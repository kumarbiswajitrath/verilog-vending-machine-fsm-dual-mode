==> flow/design.v <==
module vending_machine_dual_mode (
    input wire clk,
    input wire reset,
    input wire [2:0] coin,         
    input wire buy,                
    input wire refund,             
    input wire mode_select,        
    output reg product,            
    output reg refund_signal,      
    output reg [15:0] balance,     
    output reg [15:0] change       
);
    parameter IDLE     = 2'b00;
    parameter COLLECT  = 2'b01;
    parameter DISPENSE = 2'b10;
    parameter REFUND   = 2'b11;
    reg [1:0] current_state, next_state;
    function [15:0] coin_value;
        input [2:0] c;
        begin
            case (c)
                3'b001: coin_value = 5;
                3'b010: coin_value = 10;
                3'b011: coin_value = 50;
                3'b100: coin_value = 100;
                3'b101: coin_value = 500;
                default: coin_value = 0;
            endcase
        end
    endfunction
    always @(posedge clk or posedge reset) begin
        if (reset)
            current_state <= IDLE;
        else
            current_state <= next_state;
    end
    always @(posedge clk or posedge reset) begin
        if (reset) begin
            product <= 0;
            refund_signal <= 0;
            change <= 0;
            balance <= 0;
        end else begin
            product <= 0;
            refund_signal <= 0;
            change <= 0;
            case (current_state)
                IDLE: begin
                    if (coin != 3'b000)
                        balance <= coin_value(coin);
                end
                COLLECT: begin
                    if (coin != 3'b000)
                        balance <= balance + coin_value(coin);
                end
                DISPENSE: begin
                    if (mode_select == 1) begin   
                        if (balance >= 100) begin
                            product <= 1;
                            balance <= balance - 100;
                        end else begin
                            change <= balance;
                            balance <= 0;
                        end
                    end else begin   
                        if (balance >= 100) begin
                            product <= 1;
                            balance <= balance - 100;
                        end
                    end
                end
                REFUND: begin
                    refund_signal <= 1;
                    change <= balance;
                    balance <= 0;
                end
            endcase
        end
    end
    always @(*) begin
        case (current_state)
            IDLE:
                next_state = (coin != 3'b000) ? COLLECT : IDLE;
            COLLECT:
                if (refund)
                    next_state = REFUND;
                else if (buy && balance >= 100)
                    next_state = DISPENSE;
                else
                    next_state = COLLECT;
            DISPENSE:
                if (mode_select == 1)   
                    next_state = (balance >= 100) ? DISPENSE : IDLE;
                else                   
                    next_state = IDLE;
            REFUND:
                next_state = IDLE;
            default:
                next_state = IDLE;
        endcase
    end
endmodule
---- Reports on vending_machine_dual_mode ----
What the tools print for vending_machine_dual_mode, step after step.
Lines are those of the file above, counted from 1.
Operators: Yosys type, input widths -> output width; for muxes data width and select width s.
Library cell names are shortened.
A cell with -- has no value.
inputs
  top module .............................. vending_machine_dual_mode
  clock port .............................. clk
  library ................................. sky130hd
  library corner .......................... tt_025C_1v80

---- After elaboration ----
Source: Yosys, flattened and elaborated, memories not mapped. Widths are those after wreduce. Registers that Yosys merges into a memory's read port (data or address) are not register bits. Print and check cells do not count. Equal cells are merged and count once.
cells by class
  add/subtract/negate cells ............... 2
  multiply operators ...................... 0
  divide/modulo/power cells ............... 0
  order comparisons ....................... 1
  equal/unequal tests ..................... 11
  shift operators ......................... 0
  multiplexer cells ....................... 20
  bitwise logic cells ..................... 0
  reductions and logical operators ........ 5
operators with widths
  cell                   count
  $mux 16                8
  $pmux 16 s4            1
  $pmux 9 s5             1
  $pmux 16 s2            1
  $add 16x16->16         1
  $sub 16x7->16 const B  1
  $ge 16x7->1 const B    1
  $pmux 2 s4             1
  $mux 2                 4
  $eq 3x2->1 const B     2
  $eq 3x3->1 const B     2
  $eq 2x2->1 const B     2
  $ne 2x2->1 const B     2
  $reduce_and 4->1       1
  $reduce_bool 4->1      1
  $mux 1                 4
  $eq 3x1->1 const B     1
  $ne 3x3->1 const B     1
  $reduce_bool 3->1      1
  $eq 2x1->1 const B     1
  $logic_not 2->1        1
  $logic_and 1x1->1      1
bit counts
  register bits ........................... 36
  bits in latches ......................... 0
  RAM bits ................................ 0
  ROM bits ................................ 0
  clocked read ports x word width ......... 0
  memory cells ............................ 0
  input bits .............................. 8
  output and inout port bits .............. 34
  cells after elaboration ................. 44

---- Depth ----
Longest topological path by Yosys (ltp), each cell counted once; first at word level (registers and memories cut), then after technology mapping (sequential cells cut; the memories' decode and read muxes count).
depth
  word-level depth ........................ 7
  ABC_AREA ................................ 0
  gate-level depth with buffers ........... 11
  mapped depth without buffers ............ 11

---- Synthesis result ----
The flow's flattened synthesis, as Yosys stat reports it; memories are mapped. The netlist is that of the ABC_AREA named above (0 if unset); the other value can give another one.
Totals and module areas in this step are rounded.
mapped netlist
  standard cells after synthesis .......... 270
  chip area (Yosys) ....................... 2,561 sq um
  sequential area ......................... 952.2 sq um
  flip-flops .............................. 38
  buffer cells ............................ 12
cells by type
  cell      count  area in all (sq um)
  dfrtp_1   37     925.888
  ha_1      14     175.168
  o21ai_0   15     75.072
  nor2_1    19     71.318
  and2_1    11     68.816
  nor2b_1   11     68.816
  a21oi_1   13     65.062
  nand2_1   17     63.811
  a221oi_1  5      43.792
  xor2_1    5      43.792
  inv_1     11     41.29
  a21oi_4   2      32.531
  a31oi_1   5      31.28
  and3_1    5      31.28
  a211oi_1  4      30.029
  nor3_1    6      30.029
  o211ai_1  4      30.029
  dfstp_2   1      26.275
Other cell types: 51; their cells: 85.

---- Worst setup path after synthesis ----
Path of least setup slack by OpenSTA after synthesis, without wires, with an ideal clock, recovery checks aside; 20% of the period is set as input and as output delay. Where synthesis merged equal registers, the netlist keeps one of their names.
timing after synthesis
  path type ............................... input-to-reg
  start ................................... input port coin[1]
  end ..................................... register balance[13]
  period .................................. 4,160 ps
  input delay ............................. 832 ps
  setup time .............................. 121 ps
  time at the first pin ................... 832 ps
  data arrival time ....................... 3,120 ps
  required time ........................... 4,039 ps
  setup slack ............................. 919 ps
  delay of the path ....................... 2,409 ps
  driving pins on the path ................ 10
  path buffers ............................ 0
  period reached after synthesis .......... 3,241 ps
"delay of the path" = arrival - input delay + setup time.
"driving pins on the path" counts driving pins, that of a launching flip-flop among them; a cell with two outputs on the path counts twice.
"period reached after synthesis" is the clock period less the worst setup slack; recovery checks do not enter. This is arithmetic on one report: input and output delays are still those of the set period (20% each).
The rows between start and end are the longest chain of elaborated cells between them; the timing report does not say that the signal goes this way. Where chains are equally long, one stands for them.
Each line given opens the expression or statement behind the cell; cells for indexed reads and writes are added by Yosys, which also makes memories of some case tables.
At most two assigning lines are given for a register; there are more.
between the ends, after synthesis
  cell sequence ........................... inv_1 > ha_1 > nor4_1 > ha_1 > a21oi_1 > nor2b_1 > a311o_1 > a31o_2 > a311o_1 > a22o_1
  cells in the longest elaborated chain ... 7
  elaborated cells between the ends (all ways) .. 15
  those cells by class .................... add/sub (1); eq/ne (7); mux (5); reduce/logical (2)
ends and longest elaborated chain, after synthesis
  element          line  RTL
  start, declared  4     input wire [2:0] coin,
  $eq 3x3->1       21    case (c)
  $pmux 9 s5       21
  $mux 16          53    if (coin != 3'b000)
  $mux 16          47    case (current_state)
  $add 16x16->16   54    balance <= balance + coin_value(coin);
  $mux 16          53
  $pmux 16 s4      47
  end, assigned    50    balance <= coin_value(coin);
  end, assigned    54
  end, declared    10    output reg [15:0] balance,

---- Timing after layout ----
From the final timing report of run 1: the path of least setup slack in the routed layout; clock arrival at registers is part of the times.
The report prints the path's times to 10 ps; the period is as set.
timing after layout
  path type ............................... input-to-reg
  start ................................... input port coin[1]
  end ..................................... register balance[13]
  period .................................. 3,640 ps
  input delay ............................. 730 ps
  setup time .............................. 110 ps
  time at the first pin ................... 730 ps
  data arrival time ....................... 3,030 ps
  required time ........................... 3,820 ps
  setup slack ............................. 790 ps
  driving pins on the path ................ 12
  path buffers ............................ 2
The rows between start and end are the longest chain of elaborated cells between them; the timing report does not say that the signal goes this way. Where chains are equally long, one stands for them.
At most two assigning lines are given for a register; there are more.
between the ends, after layout
  cell sequence ........................... buf_6 > buf_8 > inv_16 > ha_4 > inv_2 > a21o_1 > ha_4 > nor2b_4 > a311o_1 > a31o_4 > a311o_1 > a22o_1
  cells in the longest elaborated chain ... 7
  elaborated cells between the ends (all ways) .. 15
  those cells by class .................... add/sub (1); eq/ne (7); mux (5); reduce/logical (2)
ends and longest elaborated chain, after layout
  element          line  RTL
  start, declared  4     input wire [2:0] coin,
  $eq 3x3->1       21    case (c)
  $pmux 9 s5       21
  $mux 16          53    if (coin != 3'b000)
  $mux 16          47    case (current_state)
  $add 16x16->16   54    balance <= balance + coin_value(coin);
  $mux 16          53
  $pmux 16 s4      47
  end, assigned    50    balance <= coin_value(coin);
  end, assigned    54
  end, declared    10    output reg [15:0] balance,

Subject: vending_machine_dual_mode on sky130hd, stored results

Hello all,

Design vending_machine_dual_mode on sky130hd. What follows are 2 stored runs of the flow, each under its own settings; their order means nothing. The constraints put input and output delay at 20% of the set period each and load the outputs with 0.01 pF.
"clock period achieved": clock period set for the run, less the worst setup slack. It is reckoned from that one timing run; input and output delays stay at 20% of the period that was set.
By "critical path time" is meant the share of the clock period that the worst setup path is allowed (20% is reserved at inputs, 20% at outputs), minus its slack. Clock arrival times at its registers enter into it.
"overall power" is the tool's figure for a default switching activity; nothing was simulated.
"critical path time" is known to 10 ps.
Measured values are rounded.

======== run 1 ========
==> flow/run.sh <==
#!/bin/bash
# the make line also repeats the synthesis and layout settings of config.mk as NAME=value (left out here)
make -C /OpenROAD-flow-scripts/flow DESIGN_CONFIG=/design/flow/config.mk WORK_HOME=/design/flow/orfs CLKGATE_MAP_FILE= finish
==> flow/config.mk <==
export PLATFORM = sky130hd
export DESIGN_NAME = vending_machine_dual_mode
export DESIGN_NICKNAME = vending_machine_dual_mode
export VERILOG_FILES = /design/flow/design.v
export SDC_FILE = /design/flow/constraint.sdc
export NUM_CORES = 4
export LEC_CHECK = 0
export CAP_MARGIN = 20
export CORE_MARGIN = 2
export CORE_UTILIZATION = 40
export SETUP_SLACK_MARGIN = 0.92
export SLEW_MARGIN = 20
==> flow/constraint.sdc <==
create_clock -name core_clock -period 3.64 [get_ports {clk}]
set_input_delay 0.7280 -clock core_clock [delete_from_list [all_inputs] [get_ports {clk}]]
set_output_delay 0.7280 -clock core_clock [all_outputs]
set_load 0.01 [all_outputs]

-------- measured, run 1 --------
  overall power ........................... 2,492 uW
  final design utilization ................ 56.2 %
  die footprint ........................... 7,059 sq um
  worst setup slack after layout .......... 787 ps
  standard-cell area after routing ........ 3,531 sq um
  critical path time ...................... 2,120 ps
  worst setup path kind ................... input-to-reg
  post-route setup TNS .................... 0 ps
  post-synthesis cell area ................ 2,561 sq um
  clock period achieved ................... 2,853 ps
  post-route worst hold slack ............. 587 ps

======== run 2 ========
==> flow/run.sh <==
#!/bin/bash
# the make line also repeats the synthesis and layout settings of config.mk as NAME=value (left out here)
make -C /OpenROAD-flow-scripts/flow DESIGN_CONFIG=/design/flow/config.mk WORK_HOME=/design/flow/orfs CLKGATE_MAP_FILE= finish
==> flow/config.mk <==
export PLATFORM = sky130hd
export DESIGN_NAME = vending_machine_dual_mode
export DESIGN_NICKNAME = vending_machine_dual_mode
export VERILOG_FILES = /design/flow/design.v
export SDC_FILE = /design/flow/constraint.sdc
export NUM_CORES = 4
export LEC_CHECK = 0
export CAP_MARGIN = 20
export CORE_ASPECT_RATIO = 1.47
export CORE_MARGIN = 2
export CORE_UTILIZATION = 57
export GPL_TIMING_DRIVEN = 1
export HOLD_SLACK_MARGIN = 0.18
export PLACE_DENSITY = 0.78
export SETUP_SLACK_MARGIN = 1.11
export SLEW_MARGIN = 20
==> flow/constraint.sdc <==
create_clock -name core_clock -period 5.32 [get_ports {clk}]
set_input_delay 1.0640 -clock core_clock [delete_from_list [all_inputs] [get_ports {clk}]]
set_output_delay 1.0640 -clock core_clock [all_outputs]
set_load 0.01 [all_outputs]

-------- measured, run 2 --------
  worst setup slack after layout .......... 1,253 ps
  post-route worst hold slack ............. 571 ps
  die footprint ........................... 5,055 sq um
  clock period achieved ................... 4,067 ps
  standard-cell area after routing ........ 3,097 sq um
  post-synthesis cell area ................ 2,561 sq um
  post-route setup TNS .................... 0 ps
  critical path time ...................... 3,000 ps
  worst setup path kind ................... input-to-reg
  final design utilization ................ 71.7 %
  overall power ........................... 1,569 uW

Thanks
